==> flow/design.v <==
module sfifo #(
  parameter DWIDTH = 64,
  parameter DEPTH = 16,
  parameter AFULL = 1
) (
  input  logic clk,
  input  logic rst_n,
  input  logic [DWIDTH-1:0] din,
  input  logic wr_en,
  output logic [DWIDTH-1:0] dout,
  input  logic rd_en,
  output logic full,
  output logic afull,
  output logic empty
);
  if (AFULL >= DEPTH) begin
        $fatal(1, "FATAL Error: Parameter AFULL (%0d) must be less than DEPTH (%0d) %m", AFULL, DEPTH);
    end
  logic [DWIDTH-1:0]      fifo    [DEPTH];
  logic [$clog2(DEPTH):0] wr_addr;
  logic [$clog2(DEPTH):0] wr_addr_afull;
  logic [$clog2(DEPTH):0] rd_addr;
  logic [$clog2(DEPTH):0] occ;
  assign empty = wr_addr                    == rd_addr;
  assign full  = wr_addr[$clog2(DEPTH)]     != rd_addr[$clog2(DEPTH)] &&
                 wr_addr[$clog2(DEPTH)-1:0] == rd_addr[$clog2(DEPTH)-1:0];
  assign occ = (wr_addr < rd_addr) ? (DEPTH*2 + wr_addr) - rd_addr : wr_addr - rd_addr;
  assign afull = DEPTH - occ <= AFULL;
  always_ff @(posedge clk) begin
    wr_addr <= ~full || rd_en ? wr_addr + {{$clog2(DEPTH)-1{1'b0}}, wr_en} : wr_addr;
    rd_addr <= ~empty         ? rd_addr + {{$clog2(DEPTH)-1{1'b0}}, rd_en} : rd_addr;
    if(~rst_n) begin
      wr_addr <= '0;
      rd_addr <= '0;
    end
  end
  assign dout = fifo[rd_addr[$clog2(DEPTH)-1:0]];
  always @(posedge clk) begin
    if(wr_en & ~full) fifo[wr_addr[$clog2(DEPTH)-1:0]] <= din;
  end
endmodule
# Reports on sfifo
# What the tools print for sfifo, step after step.
# Lines are those of the file above, counted from 1.
# Cell names lack the library's common part.
# Not given: -
# design
top,sfifo
clock,clk
library,sky130hd
lib_corner,tt_025C_1v80

# After elaboration
# Yosys after proc, flatten, opt, wreduce and memory -nomap, before mapping. Print and check cells are not counted. Equal cells are merged and count once.
# Memory sizes are those after Yosys's memory passes, which may raise the word count (mostly to a power of two), join words into wider ones and drop unused or constant bits.
# bits
ramBits,1024
register_bits,10
n_memories,1
out_inout_bits,67
clocked_rd_ports_x_width,64
wordCells,24
# classes
addsub,6
equal,3
n_logic,2
muxes,6
reduce_logical,2
compare,2
# memory_table
memory,size,width,read_ports,write_ports,line,rtl
fifo,16,64,1,1,19,logic [DWIDTH-1:0]      fifo    [DEPTH];
# ops
op,n
2-to-1 mux 64 bit,1
less-or-equal comparator 32 x 1 -> 1 bit with constant B,1
2-to-1 mux 4 bit,3
adder 5 x 1 -> 5 bit,2
subtractor 5 bit,2
subtractor 5 x 5 -> 6 bit with constant A,1
adder 1 x 5 -> 5 bit with constant A,1
less-than comparator 5 bit,1
== test 5 bit,1
2-to-1 mux 5 bit,1
== test 4 bit,1
!= test 1 bit,1
bitwise AND 1 bit,1
logical AND 1 bit,1
logical OR 1 bit,1
inverter 1 bit,1
2-to-1 mux 1 bit,1

# Longest topological paths
# Yosys ltp: most cells in a row. Word level: on the elaborated netlist, between registers, memories and ports. Mapped: between sequential cells and ports; inverters and the memories' decode and read muxes count.
# logic_depth
word_depth,5
ABC_AREA,1
ltp_mapped,11
depth_no_buf,11

# Synthesis result
# Source: synth_stat.txt of the flow (Yosys; design flattened, memories mapped). It holds for the ABC_AREA given above (unset counts as 0); a run with the other value may have another netlist.
# The area totals of this step are shown rounded.
# types
cell,n,area_total_um2
edfxtp_1,1024,3.07E+04
nand2_1,1017,3.82E+03
nand3_1,442,2.21E+03
nor2_1,390,1.46E+03
o21ai_0,162,810.778
o211ai_1,96,720.691
inv_1,156,585.562
buf_6,35,394.128
buf_2,69,345.331
dfxtp_1,14,280.269
or2_2,43,269.008
buf_4,25,187.68
clkbuf_1,46,172.666
buf_1,32,120.115
ha_1,9,112.608
or2_1,18,112.608
a21oi_1,11,55.053
xor2_1,5,43.792
# Not listed: further types 9, cells in them 15.
# synth_totals
mapped_area_um2,42600
ffs,1038
buf_cells,210
sequential_area_um2,31000
stdcells,3609

# Path before layout
# Source: OpenSTA report_checks on the synthesized netlist (no wires, ideal clock, input and output delay 20% of the period each), path of least setup slack; recovery checks are left aside. Register names are those of the netlist, which keeps one name where synthesis merged equal registers.
# synth_path
kind,input port to flip-flop
start,in wr_en
end,mem fifo[0][0]
driving_pins,4
t_arrival_ps,4874
t_first_pin_ps,1822
in_delay_ps,1822
path_delay_ps,3539
clock_period_ps,9110
setup_ps,487
path_slack_ps,3750
path_buffers,0
synth_period_reached_ps,5360
# "path_delay_ps" = arrival - input delay + setup time.
# "driving_pins": output pins that drive a net of the path, with the launching flip-flop's if there is one; two outputs of one cell count as two.
# "synth_period_reached_ps" is the clock period less the worst setup slack; recovery checks do not enter. This is arithmetic on one report: input and output delays are still those of the set period (20% each).
# Between the ends stands the longest chain of elaborated cells between them, by number of cells; it is not shown to be the way that was timed. Of several equally long chains one is given.
# A line is the first line of the expression or statement that the cell stems from. Yosys adds cells for indexed reads and writes and turns some case tables into memories.
# The path ends at the enable pin of a flip-flop; only ways to that pin are counted.
# synth_via
path_cell_list,inv_1 > nor2_1 > nand3_1 > nor2_1
elab_chain_len,2
# synth_lines
item,line,rtl
from (decl),9,"input  logic wr_en,"
bitwise AND 1 bit,39,if(wr_en & ~full) fifo[wr_addr[$clog2(DEPTH)-1:0]] <= din;
2-to-1 mux 4 bit,39,
to (decl),19,logic [DWIDTH-1:0]      fifo    [DEPTH];

# Worst path after layout
# From the final timing report of flow run 1: the path of least setup slack in the routed layout; clock arrival at registers is part of the times.
# The report prints the path's times to 10 ps; the period is as set.
# layout_path
kind,flip-flop to output port
start,reg (no name shown)
end,out dout[62]
clock_period_ps,15300
path_slack_ps,8130
path_buffers,3
t_arrival_ps,4110
driving_pins,9
t_first_pin_ps,680
# layout_via
path_cell_list,dfxtp_1 > inv_2 > buf_2 > clkbuf_1 > o21ai_0 > nand3_1 > nand3_1 > nand2_1 > clkdlybuf4s50_1
# layout_lines
item,line,rtl
to (decl),10,"output logic [DWIDTH-1:0] dout,"
# Chain of elaborated cells between the ends: none given.

FLOW RESULTS
============

Measured data: module sfifo, platform sky130hd, 2 stored runs of the flow under differing settings, order arbitrary. Input and output delays are each 20% of the period that was set; the output load is 0.01 pF.
By "period_less_ws_ps" is meant the clock period of the run minus its worst setup slack. This is arithmetic on one report: input and output delays are still those of the set period (20% each).
By "worst_path_ps" is meant the share of the clock period that the worst setup path is allowed (20% is reserved at inputs, 20% at outputs), minus its slack. Clock arrival times at its registers enter into it.
"final_power_w" is the tool's figure for a default switching activity; nothing was simulated.
"worst_path_ps" is known to 10 ps.
Values from the reports are rounded here.

Flow run 1, flow files:
==> flow/run.sh <==
#!/bin/bash
# the make line also repeats the synthesis and layout settings of config.mk as NAME=value (left out here)
make -C /OpenROAD-flow-scripts/flow DESIGN_CONFIG=/design/flow/config.mk WORK_HOME=/design/flow/orfs CLKGATE_MAP_FILE= finish
==> flow/config.mk <==
export PLATFORM = sky130hd
export DESIGN_NAME = sfifo
export DESIGN_NICKNAME = sfifo
export VERILOG_FILES = /design/flow/design.v
export SDC_FILE = /design/flow/constraint.sdc
export NUM_CORES = 4
export LEC_CHECK = 0
export ABC_AREA = 1
export CAP_MARGIN = 5
export CELL_PAD_IN_SITES_DETAIL_PLACEMENT = 0
export CELL_PAD_IN_SITES_GLOBAL_PLACEMENT = 3
export CORE_ASPECT_RATIO = 1.05
export CORE_MARGIN = 5
export CORE_UTILIZATION = 37
export CTS_CLUSTER_SIZE = 61
export GPL_ROUTABILITY_DRIVEN = 0
export GPL_TIMING_DRIVEN = 0
export MAX_ROUTING_LAYER = met5
export MIN_ROUTING_LAYER = met1
export PLACE_DENSITY_LB_ADDON = 0.08
export SLEW_MARGIN = 20
==> flow/constraint.sdc <==
create_clock -name core_clock -period 15.3 [get_ports {clk}]
set_input_delay 3.0600 -clock core_clock [delete_from_list [all_inputs] [get_ports {clk}]]
set_output_delay 3.0600 -clock core_clock [all_outputs]
set_load 0.01 [all_outputs]

==> results of flow run 1, as CSV <==
result,value
ys_area_um2,42600
die_um2,122000
cell_area_final_um2,50800
util_pct,44.5
ws_setup_ps,8130
total_negative_slack_ps,0
final_power_w,0.00855
period_less_ws_ps,7174
worst_path_ps,4110
timing.worst_path_kind,"flip-flop to output port"

Flow run 2, flow files:
==> flow/run.sh <==
#!/bin/bash
# the make line also repeats the synthesis and layout settings of config.mk as NAME=value (left out here)
make -C /OpenROAD-flow-scripts/flow DESIGN_CONFIG=/design/flow/config.mk WORK_HOME=/design/flow/orfs CLKGATE_MAP_FILE= finish
==> flow/config.mk <==
export PLATFORM = sky130hd
export DESIGN_NAME = sfifo
export DESIGN_NICKNAME = sfifo
export VERILOG_FILES = /design/flow/design.v
export SDC_FILE = /design/flow/constraint.sdc
export NUM_CORES = 4
export LEC_CHECK = 0
export CAP_MARGIN = 20
export CORE_MARGIN = 2
export CORE_UTILIZATION = 40
export SETUP_SLACK_MARGIN = 2.66
export SLEW_MARGIN = 20
==> flow/constraint.sdc <==
create_clock -name core_clock -period 9.92 [get_ports {clk}]
set_input_delay 1.9840 -clock core_clock [delete_from_list [all_inputs] [get_ports {clk}]]
set_output_delay 1.9840 -clock core_clock [all_outputs]
set_load 0.01 [all_outputs]

==> results of flow run 2, as CSV <==
result,value
ys_area_um2,39100
die_um2,100000
cell_area_final_um2,45300
util_pct,46.9
ws_setup_ps,3770
total_negative_slack_ps,0
final_power_w,0.0099
period_less_ws_ps,6147
worst_path_ps,4160
timing.worst_path_kind,"flip-flop to output port"
